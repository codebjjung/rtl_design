==> flow/design.v <==
module FF(d,clk,q);
	input d, clk;
	output reg q;
	always @(posedge clk) begin
		q <= d;
	end
endmodule
module DD2(d,clk,q);
	input d, clk;
	output reg q;
	reg data;
	always @(posedge clk) begin
		data <= d;
		q <= data;
	end
endmodule
module DD3(d,clk,q);
	input d, clk;
	output reg q;
	reg[1:0] data;
	always @(posedge clk) begin
		data[0] <= d;
		data[1] <= data[0];
		q <= data[1];
	end
endmodule
module DD4(d,clk,q);
	input d, clk;
	output reg q;
	reg[2:0] data;
	always @(posedge clk) begin
		data[0] <= d;
		data[1] <= data[0];
		data[2] <= data[1];
		q <= data[2];
	end
endmodule
module DD5(d,clk,q);
	input d, clk;
	output reg q;
	reg[3:0] data;
	always @(posedge clk) begin
		data[0] <= d;
		data[1] <= data[0];
		data[2] <= data[1];
		data[3] <= data[2];
		q <= data[3];
	end
endmodule
module DD6(d,clk,q);
	input d, clk;
	output reg q;
	reg[4:0] data;
	always @(posedge clk) begin
		data[0] <= d;
		data[1] <= data[0];
		data[2] <= data[1];
		data[3] <= data[2];
		data[4] <= data[3];
		q <= data[4];
	end
endmodule
module DD7(d,clk,q);
	input d, clk;
	output reg q;
	reg[5:0] data;
	always @(posedge clk) begin
		data[0] <= d;
		data[1] <= data[0];
		data[2] <= data[1];
		data[3] <= data[2];
		data[4] <= data[3];
		data[5] <= data[4];
		q <= data[5];
	end
endmodule
module DD8(d,clk,q);
	input d, clk;
	output reg q;
	reg[6:0] data;
	always @(posedge clk) begin
		data[0] <= d;
		data[1] <= data[0];
		data[2] <= data[1];
		data[3] <= data[2];
		data[4] <= data[3];
		data[5] <= data[4];
		data[6] <= data[5];
		q <= data[6];
	end
endmodule
module FA(A,B,Ci,S,Co);
	input A, B, Ci;
	output S, Co;
	assign S = A^B^Ci;
	assign Co = A&B|(A^B)&Ci;
endmodule
module rca_pipe(C0, A, B, clk, Oc, C7);
	input C0;
	input [7:0] A;
	input [7:0] B;
	input clk;
	output [7:0] Oc;
	output C7;
	wire [6:0] C;
	wire [6:0] Cc;
	wire [7:0] Ac;
	wire [7:0] Bc;
	wire [7:0] O;
	wire C0c;
	FF R1(A[0], clk, Ac[0]);
	FF R2(B[0], clk, Bc[0]);
	FF R3(C0, clk, C0c);
	FA F0(Ac[0], Bc[0], C0c, O[0], C[0]);
	DD7 D73(O[0],clk,Oc[0]);
	FF R4(C[0], clk, Cc[0]);
	DD2 D21(A[1], clk, Ac[1]);
	DD2 D22(B[1], clk, Bc[1]);
	FA F1(Ac[1], Bc[1], Cc[0], O[1], C[1]);
	DD6 D63(O[1],clk,Oc[1]);
	FF R5(C[1], clk, Cc[1]);
	DD3 D31(A[2], clk, Ac[2]);
	DD3 D32(B[2], clk, Bc[2]);
	FA F2(Ac[2], Bc[2], Cc[1], O[2], C[2]);
	DD5 D53(O[2],clk,Oc[2]);
	FF R6(C[2], clk, Cc[2]);
	DD4 D41(A[3], clk, Ac[3]);
	DD4 D42(B[3], clk, Bc[3]);
	FA F3(Ac[3], Bc[3], Cc[2], O[3], C[3]);
	DD4 D43(O[3],clk,Oc[3]);
	FF R7(C[3], clk, Cc[3]);
	DD5 D51(A[4], clk, Ac[4]);
	DD5 D52(B[4], clk, Bc[4]);
	FA F4(Ac[4], Bc[4], Cc[3], O[4], C[4]);
	DD3 D33(O[4],clk,Oc[4]);
	FF R8(C[4], clk, Cc[4]);
	DD6 D61(A[5], clk, Ac[5]);
	DD6 D62(B[5], clk, Bc[5]);
	FA F5(Ac[5], Bc[5], Cc[4], O[5], C[5]);
	DD2 D23(O[5],clk,Oc[5]);
	FF R9(C[5], clk, Cc[5]);
	DD7 D71(A[6], clk, Ac[6]);
	DD7 D72(B[6], clk, Bc[6]);
	FA F6(Ac[6], Bc[6], Cc[5], O[6], C[6]);
	FF R11(O[6],clk,Oc[6]);
	FF R10(C[6], clk, Cc[6]);
	DD8 D81(A[7], clk, Ac[7]);
	DD8 D82(B[7], clk, Bc[7]);
	FA F7(Ac[7], Bc[7], Cc[6], O[7], C7);
	assign Oc[7] = O[7];
endmodule
**Tool chain data of rca_pipe**

What the tools print for rca_pipe, step after step.
Line numbers count from 1 in the design file above.
Operators: Yosys type, input widths -> output width; for muxes data width and select width s.
Library cell names are shortened.
A cell with -- has no value.

- Top: rca_pipe
- Clock input: clk
- Cell library: sky130hd
- Corner: tt_025C_1v80

**Elaborated design**

Yosys after proc, flatten, opt, wreduce and memory -nomap, before mapping. Enables and synchronous resets that opt folds into registers are not counted as muxes. Memory bits, and registers merged into a memory's read port (data or address), are not among the register bits. Print and check cells are not counted. Equal cells are merged and count once.

- Elaborated cells: 91
- Bits in registers: 108

- Bitwise gates (word level): 40

Operators by type and width:

| operator | number |
|---|---|
| $and 1x1->1 | 16 |
| $xor 1x1->1 | 16 |
| $or 1x1->1 | 8 |

**Logic depth**

Yosys ltp: most cells in a row. Word level: on the elaborated netlist, between registers, memories and ports. Mapped: between sequential cells and ports; inverters and the memories' decode and read muxes count.

- Depth after elaboration: 3
- ABC_AREA: 0
- Depth in mapped cells: 2
- Mapped depth without buffers: 1

**Netlist**

Yosys stat after the flow's synthesis: flattened, memories mapped to cells. It holds for the ABC_AREA given above (unset counts as 0); a run with the other value may have another netlist.
The area totals of this step are shown rounded.

Cell types:

| type | number | total area (µm²) |
|---|---|---|
| dfxtp_1 | 108 | 2.16E+03 |
| fa_1 | 8 | 160.154 |
| buf_4 | 8 | 60.058 |

- Flip-flops: 108
- Chip area (Yosys): 2,380 µm²
- Cells in the netlist: 124
- Buffers: 8
- Area of sequential cells: 2,160 µm²

The figures by module come from a second, unflattened synthesis with its own total; it is not the netlist above.

- Cell total of the unflattened synthesis: 117
- Area total of the unflattened synthesis: 2,330 µm²

Rows give one instance, submodules left out.

Modules:

| module | area (µm²) | cells | times used |
|---|---|---|---|
| DD7 | 140 | 7 | 3 |
| DD6 | 120 | 6 | 3 |
| DD8 | 160 | 8 | 2 |
| DD5 | 100 | 5 | 3 |
| DD4 | 80.1 | 4 | 3 |
| FF | 20.0 | 1 | 11 |
| DD3 | 60.1 | 3 | 3 |
| FA | 20.0 | 1 | 8 |
| DD2 | 40.0 | 2 | 3 |
| rca_pipe | 7.5 | 1 | 1 |

**Worst setup path after synthesis**

Source: OpenSTA report_checks on the synthesized netlist (no wires, ideal clock, input and output delay 20% of the period each), path of least setup slack; recovery checks are left aside. Register names are those of the netlist, which keeps one name where synthesis merged equal registers.

- Kind: reg2out
- From: register D81.q
- To: output port Oc[7]
- Data arrival time: 925 ps
- Clock period: 1,190 ps
- Required time: 952 ps
- Setup slack: 27 ps
- Stages on the path: 3
- Launch time at the first pin: 0 ps
- Output delay: 238 ps
- Delay of the path: 925 ps
- Synthesis period reached: 1,163 ps

"delay of the path" is the arrival time less input delay plus setup time.
A path that ends at an output port has no setup time.
"stages on the path": output pins that drive a net of the path, with the launching flip-flop's if there is one; two outputs of one cell count as two.
"synthesis period reached" is the clock period less the worst setup slack; recovery checks do not enter. This is arithmetic on one report: input and output delays are still those of the set period (20% each).
The rows between start and end are the longest chain of elaborated cells between them; the timing report does not say that the signal goes this way. Where chains are equally long, one stands for them.
A line is the first line of the expression or statement that the cell stems from. Yosys adds cells for indexed reads and writes and turns some case tables into memories.

- Cells stage by stage: dfxtp_1 > fa_1 > buf_4
- Length of the longest elaborated chain: 2
- Elaborated cells on any way between the ends: 2
- Those cells by class: 2 x logic

RTL lines, path post-synthesis:

| item | RTL line | text |
|---|---|---|
| start, declared | 79 | `output reg q;` |
| start, assigned | 89 | `q <= data[6];` |
| $xor 1x1->1 (2 in a row) | 95 | `assign S = A^B^Ci;` |
| end, declared | 103 | `output [7:0] Oc;` |

Some nets on the timed path still bear RTL names; the line given drives or declares the net.

Nets with RTL names, path post-synthesis:

| net | RTL line |
|---|---|
| F7.S | 95 |

**Path in the finished layout**

From the final timing report of stored run 2: the path of least setup slack in the routed layout; clock arrival at registers is part of the times.
The path's times are printed in steps of 10 ps; the period is the one set.

- Kind: reg2out
- From: register D81.q
- To: output port Oc[7]
- Output delay: 250 ps
- Setup slack: -310 ps
- Launch time at the first pin: 320 ps
- Clock period: 1,230 ps
- Data arrival time: 1,300 ps
- Stages on the path: 3
- Required time: 980 ps

The rows between start and end are the longest chain of elaborated cells between them; the timing report does not say that the signal goes this way. Where chains are equally long, one stands for them.

- Cells stage by stage: dfxtp_2 > fa_1 > buf_2
- Length of the longest elaborated chain: 2
- Elaborated cells on any way between the ends: 2
- Those cells by class: 2 x logic

RTL lines, path post-layout:

| item | RTL line | text |
|---|---|---|
| start, declared | 79 | `output reg q;` |
| start, assigned | 89 | `q <= data[6];` |
| $xor 1x1->1 (2 in a row) | 95 | `assign S = A^B^Ci;` |
| end, declared | 103 | `output [7:0] Oc;` |

Measured data: module rca_pipe, platform sky130hd, 2 stored runs of the flow under differing settings, order arbitrary. Input and output delays are each 20% of the period that was set; the output load is 0.01 pF.
"achieved period" = clock period - worst setup slack. The figure is calculated, with input and output delays left at 20% of the set period.
"time on the worst setup path" is the time allowed to the run's worst setup path (the clock period less input and output delay, where it has them) less its slack. Clock arrival times count: a late capture clock shortens it, a late launch clock lengthens it.
"power consumption" is the tool's figure for a default switching activity; nothing was simulated.
"time on the worst setup path" is known to 10 ps.
Values from the reports are rounded here.
Among the settings, n/a means not set for that run.
A result given as n/a is not shown for that run.

| item | stored run 1 | stored run 2 |
|---|---|---|
| period_ns | 1.05 | 1.23 |
| CORE_UTILIZATION | 67 | 27 |
| PLACE_DENSITY_LB_ADDON | 0.27 | 0.16 |
| CELL_PAD_IN_SITES_GLOBAL_PLACEMENT | 3 | n/a |
| GPL_ROUTABILITY_DRIVEN | 1 | n/a |
| CAP_MARGIN | 5 | 15 |
| SLEW_MARGIN | 10 | 5 |
| MAX_ROUTING_LAYER | met4 | n/a |
| CORE_MARGIN | 2 | 2 |
| SETUP_SLACK_MARGIN | n/a | -0.08 |
| CORE_ASPECT_RATIO | n/a | 1.3 |
| TNS_END_PERCENT | n/a | 30 |
| ABC_AREA | n/a | 0 |
| GPL_TIMING_DRIVEN | n/a | 1 |
| CTS_CLUSTER_SIZE | n/a | 83 |
| CTS_CLUSTER_DIAMETER | n/a | 347 |
| MIN_ROUTING_LAYER | n/a | met1 |
| standard-cell area of the final layout (µm²) | n/a | 3,010 |
| total negative slack on setup checks (ps) | n/a | -532 |
| post-synthesis cell area (µm²) | n/a | 2,380 |
| achieved period (ps) | n/a | 1,543 |
| final utilization (%) | n/a | 34.6 |
| overall die area (µm²) | n/a | 9,600 |
| power consumption (W) | n/a | 0.00695 |
| worst slack on setup checks (ps) | n/a | -313 |
| time on the worst setup path (ps) | n/a | 1,300 |
| type of the worst setup path | n/a | reg2out |
| final worst hold slack (ps) | n/a | 325 |

Stored run 1: no final report: placement broke off with FLW-0024
